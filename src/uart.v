==> flow/design.v <==
module uart_sender (
  input clk, 
  input rst, 
  input send, 
  output busy,
  input [7:0] data, 
  output txd
);
  parameter clk_freq = 0;         
  parameter baud_rate = 115_200;  
  assign txd = uart_txd_buf;
  assign busy = bsy_state;
  localparam baud_rate_divider = (clk_freq / baud_rate);
  localparam baud_rate_div_bits = $clog2(baud_rate_divider);
  reg [baud_rate_div_bits:0] baud_divier;
  reg uart_txd_buf;
  reg [3:0] uart_txd_state;  
  reg [7:0] uart_txd_data;
  reg bsy_state;
  initial begin
    uart_txd_buf <= 1;
    uart_txd_state <= 0;
  end
  localparam START = 0;
  localparam IDLE = 1;
  localparam STOP = 1;
  always @ (posedge clk, negedge rst) begin 
    if (rst == 0) begin
      uart_txd_buf <= 1;
      uart_txd_state <= 0;
    end else begin 
      if (uart_txd_state == 0) begin
        if (send == 1) begin
          uart_txd_buf <= START;  
          uart_txd_state <= 1;  
          uart_txd_data <= data;
          baud_divier <= 0;
          bsy_state <= 1;
        end else begin
          uart_txd_buf <= IDLE;  
          uart_txd_state <= 0;  
        end
      end else begin
        if (baud_divier == baud_rate_divider - 1) begin
          baud_divier <= 0;
          case(uart_txd_state) 
            1: uart_txd_buf <= uart_txd_data[0];
            2: uart_txd_buf <= uart_txd_data[1];
            3: uart_txd_buf <= uart_txd_data[2];
            4: uart_txd_buf <= uart_txd_data[3];
            5: uart_txd_buf <= uart_txd_data[4];
            6: uart_txd_buf <= uart_txd_data[5];
            7: uart_txd_buf <= uart_txd_data[6];
            8: uart_txd_buf <= uart_txd_data[7];
            9: uart_txd_buf <= STOP;
            default: begin
              uart_txd_state <= 0;
              bsy_state <= 0;
            end
          endcase
          if (uart_txd_state != 10) begin
            uart_txd_state <= uart_txd_state + 1;
          end
        end else begin
          baud_divier <= baud_divier + 1;
        end
      end
    end
  end
endmodule
module uart_receiver(
  input clk,
  input rst, 
  output avail, 
  output error, 
  output busy, 
  output [7:0] data, 
  input rxd
);
  parameter clk_freq = 0;         
  parameter baud_rate = 115_200;  
  assign busy = bsy_state;
  assign data = uart_txd_data;
  assign avail = avail_buf;
  assign error = error_buf;
  localparam baud_rate_divider = (clk_freq / baud_rate);
  localparam baud_rate_div_bits = $clog2(baud_rate_divider);
  reg [baud_rate_div_bits:0] baud_divier;
  reg [3:0] uart_txd_state;  
  reg [7:0] uart_txd_data;   
  reg [7:0] uart_txd_inbox;  
  reg bsy_state;
  reg avail_buf, error_buf;
  initial begin
    uart_txd_state <= 0;
    uart_txd_data <= 0;
    avail_buf <= 0;
    bsy_state <= 0;
    error_buf <= 0;
  end
  localparam START = 0;
  localparam STOP = 1;
  reg [7:0] sliding_window;
  reg [2:0] sliding_window_index;
  reg [baud_rate_div_bits:0] sampling_divider;
  always @ (posedge clk) begin
    if (uart_txd_state == 0) begin
      sampling_divider <= baud_rate_divider / 8 - 1;
      sliding_window_index <= 0;
    end else begin
      if (sampling_divider == 0) begin
        sliding_window[sliding_window_index] <= rxd;
        sampling_divider <= baud_rate_divider / 8 - 1;
        sliding_window_index += 1;
      end else begin 
        sampling_divider -= 1;
      end
    end
  end
  wire rxd_smoothed = (sliding_window[0] + sliding_window[1] + sliding_window[2] + sliding_window[3] + sliding_window[4] + sliding_window[5] + sliding_window[6] + sliding_window[7]) >= 4;
  always @ (posedge clk, negedge rst) begin 
    if (rst == 0) begin
      uart_txd_state <= 0;
      uart_txd_data <= 0;
      avail_buf <= 0;
      bsy_state <= 0;
      error_buf <= 0;
    end else begin 
      if (uart_txd_state == 0) begin
        avail_buf <= 0;
        error_buf <= 0;
        if (rxd == START) begin
          uart_txd_state <= 1;  
          baud_divier <= 2 * baud_rate_divider - 1; 
          bsy_state <= 1;
        end else begin
          uart_txd_state <= 0;  
        end
      end else begin
        if (baud_divier == 0) begin
          baud_divier <= baud_rate_divider - 1;
          case(uart_txd_state) 
            1: uart_txd_inbox[0] <= rxd_smoothed;
            2: uart_txd_inbox[1] <= rxd_smoothed;
            3: uart_txd_inbox[2] <= rxd_smoothed;
            4: uart_txd_inbox[3] <= rxd_smoothed;
            5: uart_txd_inbox[4] <= rxd_smoothed;
            6: uart_txd_inbox[5] <= rxd_smoothed;
            7: uart_txd_inbox[6] <= rxd_smoothed;
            8: uart_txd_inbox[7] <= rxd_smoothed;
            default: begin
              uart_txd_state <= 0;
              bsy_state <= 0;
              avail_buf <= (rxd_smoothed == STOP);
              error_buf <= (rxd_smoothed != STOP);
              uart_txd_data <= uart_txd_inbox;
            end
          endcase
          if (uart_txd_state != 9) begin
            uart_txd_state <= uart_txd_state + 1;
          end
        end else begin
          baud_divier <= baud_divier - 1;
        end
      end
    end
  end
endmodule
# Tool chain data of uart_receiver
# The steps from the RTL of uart_receiver to its reports follow in flow order.
# Line numbers count from 1 in the design file above.
# Operators: Yosys type, input widths -> output width; for muxes data width and select width s.
# Library cell names are shortened.
# A cell with n/a has no value.
[setup] top="uart_receiver" clock_port="clk" lib="sky130hd" corner="tt_025C_1v80"

# Word-level counts
# Counts by Yosys on the flattened word-level netlist (proc, flatten, opt, wreduce; memories kept). Register bits leave out memories and registers merged into their read ports (data or address). Print and check cells are left out. Cells with the same type and inputs are merged into one.
[classes] addsub=12 n_cmp=1 equal=13 shifts=2 n_mux=17 logic=8 n_reduce_logical=17
[ops] operator="$reduce_and 4->1" n=8
[ops] operator="$eq 4x3->1 const B" n=4
[ops] operator="$mux 4" n=4
[ops] operator="$mux 1" n=13
[ops] operator="$shift 1x4->8" n=1
[ops] operator="$shift 1x4->8 const A" n=1
[ops] operator="$reduce_and 2->1" n=4
[ops] operator="$eq 4x2->1 const B" n=2
[ops] operator="$add 7x1->8" n=1
[ops] operator="$ge 8x3->1 const B" n=1
[ops] operator="$and 8x8->8" n=1
[ops] operator="$or 8x8->8" n=1
[ops] operator="$not 8->8" n=1
[ops] operator="$reduce_or 8->1" n=1
[ops] operator="$add 6x1->7" n=1
[ops] operator="$reduce_and 3->1" n=2
[ops] operator="$add 5x1->6" n=1
[ops] operator="$not 1->1" n=5
[ops] operator="$add 4x1->5" n=1
[ops] operator="$ne 2x1->1 const B" n=2
[ops] operator="$add 3x1->4" n=1
[ops] operator="$neg 3->4" n=1
[ops] operator="$add 4x1->4 const B" n=1
[ops] operator="$eq 4x1->1 const B" n=1
[ops] operator="$eq 4x4->1 const B" n=1
[ops] operator="$ne 4x4->1 const B" n=1
[ops] operator="$logic_not 4->1" n=1
[ops] operator="$add 2x1->3" n=1
# Other operator kinds: 6; their cells: 7.
[bits] reg_bits=36 in_bits=3 word_cells=87

# Logic depth
# Yosys ltp: most cells in a row. Word level: on the elaborated netlist, between registers, memories and ports. Mapped: between sequential cells and ports; inverters and the memories' decode and read muxes count.
[logic_depth] ltp_word=12 abc_area=0 depth_mapped=9 depth_no_buf=9

# Mapped cells and area
# Yosys stat after the flow's synthesis: flattened, memories mapped to cells. It holds for the ABC_AREA given above (unset counts as 0); a run with the other value may have another netlist.
# The area totals of this step are shown rounded.
[by_type] cell="edfxtp_1" n=17 type_area_um2=510.49
[by_type] cell="dfrtp_1" n=15 type_area_um2=375.36
[by_type] cell="mux2_2" n=13 type_area_um2=146.39
[by_type] cell="dfxtp_1" n=4 type_area_um2=80.077
[by_type] cell="ha_1" n=6 type_area_um2=75.072
[by_type] cell="fa_1" n=3 type_area_um2=60.058
[by_type] cell="nor2_1" n=16 type_area_um2=60.058
[by_type] cell="inv_1" n=13 type_area_um2=48.797
[by_type] cell="o21bai_1" n=4 type_area_um2=30.029
[by_type] cell="nand2_1" n=7 type_area_um2=26.275
[by_type] cell="xor2_1" n=3 type_area_um2=26.275
[by_type] cell="nand2b_1" n=4 type_area_um2=25.024
[by_type] cell="a21oi_1" n=4 type_area_um2=20.019
[by_type] cell="mux2i_1" n=2 type_area_um2=20.019
[by_type] cell="nor3_1" n=4 type_area_um2=20.019
[by_type] cell="nor2b_1" n=3 type_area_um2=18.768
[by_type] cell="nor4b_1" n=2 type_area_um2=17.517
[by_type] cell="xnor2_1" n=2 type_area_um2=17.517
# Other cell types: 17; their cells: 26.
[synth_totals] mapped_cells=148 mapped_area_um2=1740 seqArea_um2=966 flip_flops=36

# Timing after synthesis
# Path of least setup slack by OpenSTA after synthesis, without wires, with an ideal clock, recovery checks aside; 20% of the period is set as input and as output delay. Where synthesis merged equal registers, the netlist keeps one of their names.
[synth_path] path_type="register -> register" startpoint="register sliding_window[0]" endpoint="register avail_buf" clock_period_ns=3.47 setup_time_ns=0.068 t_first_pin_ns=0.000 arrival_time_ns=2.606 required_time_ns=3.402 setup_slack_ns=0.797 delay_ns=2.674 path_stages=10 path_buffers=0 synth_period_reached_ns=2.673
# "delay_ns" is the arrival time less input delay plus setup time.
# "path_stages": output pins that drive a net of the path, with the launching flip-flop's if there is one; two outputs of one cell count as two.
# "synth_period_reached_ns" is the clock period less the worst setup slack; recovery checks do not enter. This is arithmetic on one report: input and output delays are still those of the set period (20% each).
# The rows between start and end are the longest chain of elaborated cells between them; the timing report does not say that the signal goes this way. Where chains are equally long, one stands for them.
# Each line given opens the expression or statement behind the cell; cells for indexed reads and writes are added by Yosys, which also makes memories of some case tables.
# A register here has more assigning lines than the two given.
[synth_via] cell_sequence="edfxtp_1 > inv_1 > fa_1 > fa_1 > fa_1 > inv_1 > ha_1 > nand2_1 > o21ai_0 > mux2_2" elab_chain_cells=11
[synth_lines] item="start, declared" line_no=103 text="reg [7:0] sliding_window;"
[synth_lines] item="start, assigned" line_no=112 text="sliding_window[sliding_window_index] <= rxd;"
[synth_lines] item="$add 1x1->2" line_no=120 text="wire rxd_smoothed = (sliding_window[0] + sliding_window[1] + sliding_window[2] + sliding_window[3] + sliding_w ..."
[synth_lines] item="$add 2x1->3" line_no=120
[synth_lines] item="$add 3x1->4" line_no=120
[synth_lines] item="$add 4x1->5" line_no=120
[synth_lines] item="$add 5x1->6" line_no=120
[synth_lines] item="$add 6x1->7" line_no=120
[synth_lines] item="$add 7x1->8" line_no=120
[synth_lines] item="$ge 8x3->1" line_no=120
[synth_lines] item="$mux 1" line_no=142 text="case(uart_txd_state)"
[synth_lines] item="$mux 1" line_no=140 text="if (baud_divier == 0) begin"
[synth_lines] item="$mux 1" line_no=129 text="if (uart_txd_state == 0) begin"
[synth_lines] item="end, assigned" line_no=130 text="avail_buf <= 0;"
[synth_lines] item="end, assigned" line_no=154 text="avail_buf <= (rxd_smoothed == STOP);"
[synth_lines] item="end, declared" line_no=93 text="reg avail_buf, error_buf;"
# Some nets on the timed path still bear RTL names; the line given drives or declares the net.
[synth_named_nets] signal="rxd_smoothed" line_no=120

# Path in the finished layout
# Path of least setup slack in the final report of stored run 1 (OpenROAD, finished layout, wires in). Where an end is a register, its clock arrival counts in the times.
[layout_path] path_type="register -> register" startpoint="register sliding_window[0]" endpoint="register error_buf" clock_period_ns=3.91 setup_time_ns=0.17 t_first_pin_ns=0.28 arrival_time_ns=3.21 required_time_ns=4.02 setup_slack_ns=0.81 path_stages=10 path_buffers=0
# The rows between start and end are the longest chain of elaborated cells between them; the timing report does not say that the signal goes this way. Where chains are equally long, one stands for them.
# A register here has more assigning lines than the two given.
[layout_via] cell_sequence="edfxtp_1 > inv_1 > fa_1 > fa_1 > fa_1 > inv_1 > ha_1 > nand2_1 > o21ai_0 > mux2i_1" elab_chain_cells=12
[layout_lines] item="start, declared" line_no=103 text="reg [7:0] sliding_window;"
[layout_lines] item="start, assigned" line_no=112 text="sliding_window[sliding_window_index] <= rxd;"
[layout_lines] item="$add 1x1->2" line_no=120 text="wire rxd_smoothed = (sliding_window[0] + sliding_window[1] + sliding_window[2] + sliding_window[3] + sliding_w ..."
[layout_lines] item="$add 2x1->3" line_no=120
[layout_lines] item="$add 3x1->4" line_no=120
[layout_lines] item="$add 4x1->5" line_no=120
[layout_lines] item="$add 5x1->6" line_no=120
[layout_lines] item="$add 6x1->7" line_no=120
[layout_lines] item="$add 7x1->8" line_no=120
[layout_lines] item="$ge 8x3->1" line_no=120
[layout_lines] item="$not 1->1" line_no=155 text="error_buf <= (rxd_smoothed != STOP);"
[layout_lines] item="$mux 1" line_no=142 text="case(uart_txd_state)"
[layout_lines] item="$mux 1" line_no=140 text="if (baud_divier == 0) begin"
[layout_lines] item="$mux 1" line_no=129 text="if (uart_txd_state == 0) begin"
[layout_lines] item="end, assigned" line_no=127 text="error_buf <= 0;"
[layout_lines] item="end, assigned" line_no=155
[layout_lines] item="end, declared" line_no=93 text="reg avail_buf, error_buf;"
# Some nets on the timed path still bear RTL names; the line given drives or declares the net.
[layout_named_nets] signal="rxd_smoothed" line_no=120

## Implementation results

Settings and measured results of 2 stored flow runs for module uart_receiver (sky130hd), not sorted in any way. The constraints put input and output delay at 20% of the set period each and load the outputs with 0.01 pF.
"achieved clock period" is the run's clock period less its worst setup slack. It is reckoned from that one timing run; input and output delays stay at 20% of the period that was set.
"worst setup path time" is the time allowed to the run's worst setup path (the clock period less input and output delay, where it has them) less its slack. Clock arrival times count: a late capture clock shortens it, a late launch clock lengthens it.
"power": no workload was simulated; the value follows from the tool's default switching activity.
Results are given in rounded form.
[stored run 1] settings: period_ns=3.91, CORE_UTILIZATION=57, SETUP_SLACK_MARGIN=-0.18, PLACE_DENSITY_LB_ADDON=0.27, CORE_ASPECT_RATIO=1.81, CORE_MARGIN=4, CELL_PAD_IN_SITES_GLOBAL_PLACEMENT=0, MAX_ROUTING_LAYER=met4, CAP_MARGIN=20, SLEW_MARGIN=20
[stored run 1] result: chip area after synthesis (Yosys) 1740 um2, die area 4040 um2, utilization 68.0 %, worst setup slack after layout 0.808 ns, total negative slack 0.000 ns, power 0.00201 W, achieved clock period 3.102 ns, worst setup path time 3.10 ns, worst setup path kind register -> register
[stored run 2] settings: period_ns=4.3, CORE_UTILIZATION=29, SETUP_SLACK_MARGIN=1.09, CELL_PAD_IN_SITES_DETAIL_PLACEMENT=2, GPL_TIMING_DRIVEN=0, GPL_ROUTABILITY_DRIVEN=0, CAP_MARGIN=15, MIN_ROUTING_LAYER=met1, CORE_MARGIN=2, SLEW_MARGIN=20
[stored run 2] result: chip area after synthesis (Yosys) 1740 um2, die area 6640 um2, utilization 36.1 %, worst setup slack after layout 1.31 ns, total negative slack 0.000 ns, power 0.00212 W, achieved clock period 2.987 ns, worst setup path time 2.99 ns, worst setup path kind register -> register
