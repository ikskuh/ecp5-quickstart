==> flow/design.v <==
module fifo (
  input rst, 
  input clk,
  input write,
  input read,
  input [bit_width - 1:0] write_data,
  output [bit_width - 1:0] read_data, 
  output can_write,
  output can_read
);
  parameter length = 16;
  parameter bit_width = 8;
  assign can_read = (count != 0); 
  assign can_write = (count != length); 
  assign read_data = data[read_counter];
  localparam buffer_bits = $clog2(length);
  localparam buffer_limit = buffer_bits-1;
  localparam word_limit = bit_width-1;
  reg [word_limit:0] data [buffer_limit:0];
  reg [buffer_bits:0]  count = 0; 
  reg [buffer_limit:0] read_counter = 0, write_counter = 0;
  initial begin
    read_counter <= 0;
    write_counter <= 0;
  end
  always @ (posedge clk) 
  begin 
    if (rst == 0) begin 
      read_counter <= 0;
      write_counter <= 0;
    end else begin
      if (read == 1 && write == 1) begin
        if (read_counter != write_counter) begin
          data[write_counter] <= write_data; 
        end
        read_counter += 1;
        write_counter += 1; 
      end else if(read == 1 && count != 0) begin
        read_counter += 1;
        count -= 1;
      end else if(write == 1 && count < length) begin
        data[write_counter] <= write_data; 
        write_counter += 1; 
        count += 1;
      end 
    end 
  end
endmodule
# Tool chain data of fifo

Tool output for the design above, in the order of the flow.
Line numbers count from 1 in the design file above.
Operators: Yosys type, input widths -> output width; for muxes data width and select width s.
Cell names lack the library's common part.
The mark -- stands for no value.

Design top: fifo
Clock input: clk
Standard-cell library: sky130hd
Library corner: tt_025C_1v80

# Word level

Source: Yosys, flattened and elaborated, memories not mapped. Widths are those after wreduce. Registers that Yosys merges into a memory's read port (data or address) are not register bits. Print and check cells do not count. Equal cells are merged and count once.
Yosys's memory passes give these memory sizes; they may raise the number of words (mostly to a power of two), join words into wider ones and drop unused or constant bits.

Add/sub/neg operators: 4
Magnitude comparators: 1
Equal/unequal tests: 3
Multiplexer cells: 22
Bitwise gates (word level): 2
Reduce/logical cells: 9

Operators by type and width:

| operator            | count |
| $mux 8              | 8 |
| $mux 4              | 5 |
| $mux 5              | 2 |
| $add 4x1->4 const B | 2 |
| $mux 1              | 7 |
| $reduce_bool 2->1   | 3 |
| $add 5x1->5 const B | 1 |
| $sub 5x1->5 const B | 1 |
| $lt 5x5->1 const B  | 1 |
| $ne 5x5->1 const B  | 1 |
| $reduce_bool 5->1   | 1 |
| $ne 4x4->1          | 1 |
| $logic_and 1x1->1   | 3 |
| $reduce_and 3->1    | 1 |
| $ne 2x2->1 const B  | 1 |
| $reduce_and 2->1    | 1 |
| $or 1x1->1          | 1 |
| $not 1->1           | 1 |

Register bits after elaboration: 13
Bits in writable memories: 32
Memory cells: 1
Input port bits: 12
Output and inout port bits: 10
Elaborated cells: 45

Memories:

| name | words | width | read ports | wr ports | line | text |
| data | 4     | 8     | 1          | 1        | 19   | `reg [word_limit:0] data [buffer_limit:0];` |

# Logic depth

Yosys ltp: most cells in a row. Word level: on the elaborated netlist, between registers, memories and ports. Mapped: between sequential cells and ports; inverters and the memories' decode and read muxes count.

Depth after elaboration: 7
ABC_AREA: 0
Gate-level depth with buffers: 8
Gate-level depth less buffers: 8

# Mapped cells and area

Yosys stat after the flow's synthesis: flattened, memories mapped to cells. It holds for the ABC_AREA given above (unset counts as 0); a run with the other value may have another netlist.
The area totals of this step are shown rounded.

Cell types:

| cell type | count | area in all (µm²) |
| edfxtp_1  | 37    | 1.11E+03 |
| mux4_2    | 8     | 180.173 |
| dfxtp_1   | 8     | 160.154 |
| ha_1      | 7     | 87.584 |
| xnor2_1   | 9     | 78.826 |
| and2_1    | 10    | 62.56 |
| xor2_1    | 4     | 35.034 |
| nand3_1   | 5     | 25.024 |
| o21ai_0   | 5     | 25.024 |
| o31ai_4   | 1     | 21.27 |
| mux2i_1   | 2     | 20.019 |
| nand2b_1  | 3     | 18.768 |
| o311ai_2  | 1     | 16.266 |
| a21oi_1   | 3     | 15.014 |
| clkbuf_1  | 4     | 15.014 |
| inv_1     | 4     | 15.014 |
| nand2_1   | 4     | 15.014 |
| nor2_1    | 4     | 15.014 |

Other cell types: 13; their cells: 13.

Mapped cells: 132
Synthesis area: 2010 µm²
Sequential part of the area: 1270 µm²
Flip-flop cells: 45
Buffer cells: 5

# Worst setup path after synthesis

Path of least setup slack by OpenSTA after synthesis, without wires, with an ideal clock, recovery checks aside; 20% of the period is set as input and as output delay. Where synthesis merged equal registers, the netlist keeps one of their names.

Path type: register to register
Start point: register count[1]
End point: register count[4]
Clock period: 3040 ps
Setup time: 259 ps
Launch time at the first pin: 0 ps
Data arrival time: 1987 ps
Required time: 2781 ps
Slack: 794 ps
Path delay: 2246 ps
Stages: 9
Path buffers: 0
Synthesis period reached: 2246 ps

"path delay" = arrival - input delay + setup time.
"stages": output pins that drive a net of the path, with the launching flip-flop's if there is one; two outputs of one cell count as two.
"synthesis period reached" = period - worst setup slack (recovery checks aside). The figure is calculated, with input and output delays left at 20% of the set period.
Between the ends stands the longest chain of elaborated cells between them, by number of cells; it is not shown to be the way that was timed. Of several equally long chains one is given.
Each line given opens the expression or statement behind the cell; cells for indexed reads and writes are added by Yosys, which also makes memories of some case tables.
Ways into the end's enable are left out, as the timed path ends at the data pin.

Path through: edfxtp_1 -> or4_4 -> o21ai_2 -> xnor2_1 -> ha_1 -> o21ai_0 -> a21oi_1 -> o2bb2ai_1 -> xnor2_1
Length of the longest elaborated chain: 4
Elaborated cells between the ends (all ways): 8
Those cells by class: add/sub: 2; compare: 1; mux: 2; reduce/logical: 3

RTL lines, path post-synthesis:

| what              | line | text |
| from (decl)       | 20   | `reg [buffer_bits:0]  count = 0;` |
| $lt 5x5->1        | 41   | `end else if(write == 1 && count < length) begin` |
| $logic_and 1x1->1 | 41   |  |
| $mux 5            | 41   |  |
| $mux 5            | 38   | `end else if(read == 1 && count != 0) begin` |
| to (decl)         | 20   |  |

# Timing after layout

From the final timing report of flow run 1: the path of least setup slack in the routed layout; clock arrival at registers is part of the times.
The path's times are printed in steps of 10 ps; the period is the one set.

Path type: register to register
Start point: register count[3]
End point: register count[2]
Clock period: 1750 ps
Setup time: 240 ps
Launch time at the first pin: 290 ps
Data arrival time: 2250 ps
Required time: 1810 ps
Slack: -440 ps
Stages: 9
Path buffers: 1

Between the ends stands the longest chain of elaborated cells between them, by number of cells; it is not shown to be the way that was timed. Of several equally long chains one is given.
Ways into the end's enable are left out, as the timed path ends at the data pin.

Path through: edfxtp_1 -> or4_4 -> o21ai_4 -> xnor2_1 -> ha_2 -> buf_4 -> nor2_2 -> mux2i_1 -> xnor2_1
Length of the longest elaborated chain: 4
Elaborated cells between the ends (all ways): 6
Those cells by class: compare: 1; mux: 2; reduce/logical: 3

RTL lines, path after layout:

| what              | line | text |
| from (decl)       | 20   | `reg [buffer_bits:0]  count = 0;` |
| $lt 5x5->1        | 41   | `end else if(write == 1 && count < length) begin` |
| $logic_and 1x1->1 | 41   |  |
| $mux 5            | 41   |  |
| $mux 5            | 38   | `end else if(read == 1 && count != 0) begin` |
| to (decl)         | 20   |  |

Subject: flow runs of fifo

Hi,

Top module fifo; platform sky130hd; tools Yosys and OpenROAD; 2 stored runs in no particular order. Input and output delays are each 20% of the period that was set; the output load is 0.01 pF.
By "clock period reached" is meant the clock period of the run minus its worst setup slack. This is arithmetic on one report: input and output delays are still those of the set period (20% each).
"allowed time less slack (worst setup path)" means the part of the period allowed to the worst setup path (the constraints hold back 20% at inputs and 20% at outputs) less its slack; where the path has registers, the arrival times of their clocks count too.
"overall power" is the tool's figure for a default switching activity; nothing was simulated.
"allowed time less slack (worst setup path)" is given in steps of 10 ps.
The measured numbers are rounded.

## Flow run 1

==> flow/run.sh <==
#!/bin/bash
# the make line also repeats the synthesis and layout settings of config.mk as NAME=value (left out here)
make -C /OpenROAD-flow-scripts/flow DESIGN_CONFIG=/design/flow/config.mk WORK_HOME=/design/flow/orfs CLKGATE_MAP_FILE= finish
==> flow/config.mk <==
export PLATFORM = sky130hd
export DESIGN_NAME = fifo
export DESIGN_NICKNAME = fifo
export VERILOG_FILES = /design/flow/design.v
export SDC_FILE = /design/flow/constraint.sdc
export NUM_CORES = 4
export LEC_CHECK = 0
export CAP_MARGIN = 20
export CORE_MARGIN = 2
export CORE_UTILIZATION = 40
export SLEW_MARGIN = 20
==> flow/constraint.sdc <==
create_clock -name core_clock -period 1.75 [get_ports {clk}]
set_input_delay 0.3500 -clock core_clock [delete_from_list [all_inputs] [get_ports {clk}]]
set_output_delay 0.3500 -clock core_clock [all_outputs]
set_load 0.01 [all_outputs]

| result of flow run 1 | value |
|---|---|
| worst-case hold slack | 501 ps |
| setup slack of the worst path | -442 ps |
| allowed time less slack (worst setup path) | 2190 ps |
| type of the worst setup path | register to register |
| overall power | 0.00239 W |
| area of the standard cells in the finished layout | 2860 µm² |
| utilization of the finished layout | 59.8 % |
| clock period reached | 2192 ps |
| setup TNS | -3480 ps |
| cell area after synthesis | 2010 µm² |
| overall die area | 5610 µm² |

## Flow run 2

==> flow/run.sh <==
#!/bin/bash
# the make line also repeats the synthesis and layout settings of config.mk as NAME=value (left out here)
make -C /OpenROAD-flow-scripts/flow DESIGN_CONFIG=/design/flow/config.mk WORK_HOME=/design/flow/orfs CLKGATE_MAP_FILE= finish
==> flow/config.mk <==
export PLATFORM = sky130hd
export DESIGN_NAME = fifo
export DESIGN_NICKNAME = fifo
export VERILOG_FILES = /design/flow/design.v
export SDC_FILE = /design/flow/constraint.sdc
export NUM_CORES = 4
export LEC_CHECK = 0
export ABC_AREA = 0
export CAP_MARGIN = 20
export CORE_MARGIN = 9
export CORE_UTILIZATION = 36
export CTS_CLUSTER_DIAMETER = 313
export CTS_CLUSTER_SIZE = 39
export HOLD_SLACK_MARGIN = 0.07
export MIN_ROUTING_LAYER = met1
export PLACE_DENSITY_LB_ADDON = 0.22
export SLEW_MARGIN = 20
export TNS_END_PERCENT = 5
==> flow/constraint.sdc <==
create_clock -name core_clock -period 3.21 [get_ports {clk}]
set_input_delay 0.6420 -clock core_clock [delete_from_list [all_inputs] [get_ports {clk}]]
set_output_delay 0.6420 -clock core_clock [all_outputs]
set_load 0.01 [all_outputs]

| result of flow run 2 | value |
|---|---|
| worst-case hold slack | 504 ps |
| setup slack of the worst path | 484 ps |
| allowed time less slack (worst setup path) | 2080 ps |
| type of the worst setup path | register to output |
| overall power | 0.00116 W |
| area of the standard cells in the finished layout | 2390 µm² |
| utilization of the finished layout | 45.4 % |
| clock period reached | 2726 ps |
| setup TNS | 0 ps |
| cell area after synthesis | 2010 µm² |
| overall die area | 8600 µm² |

Regards
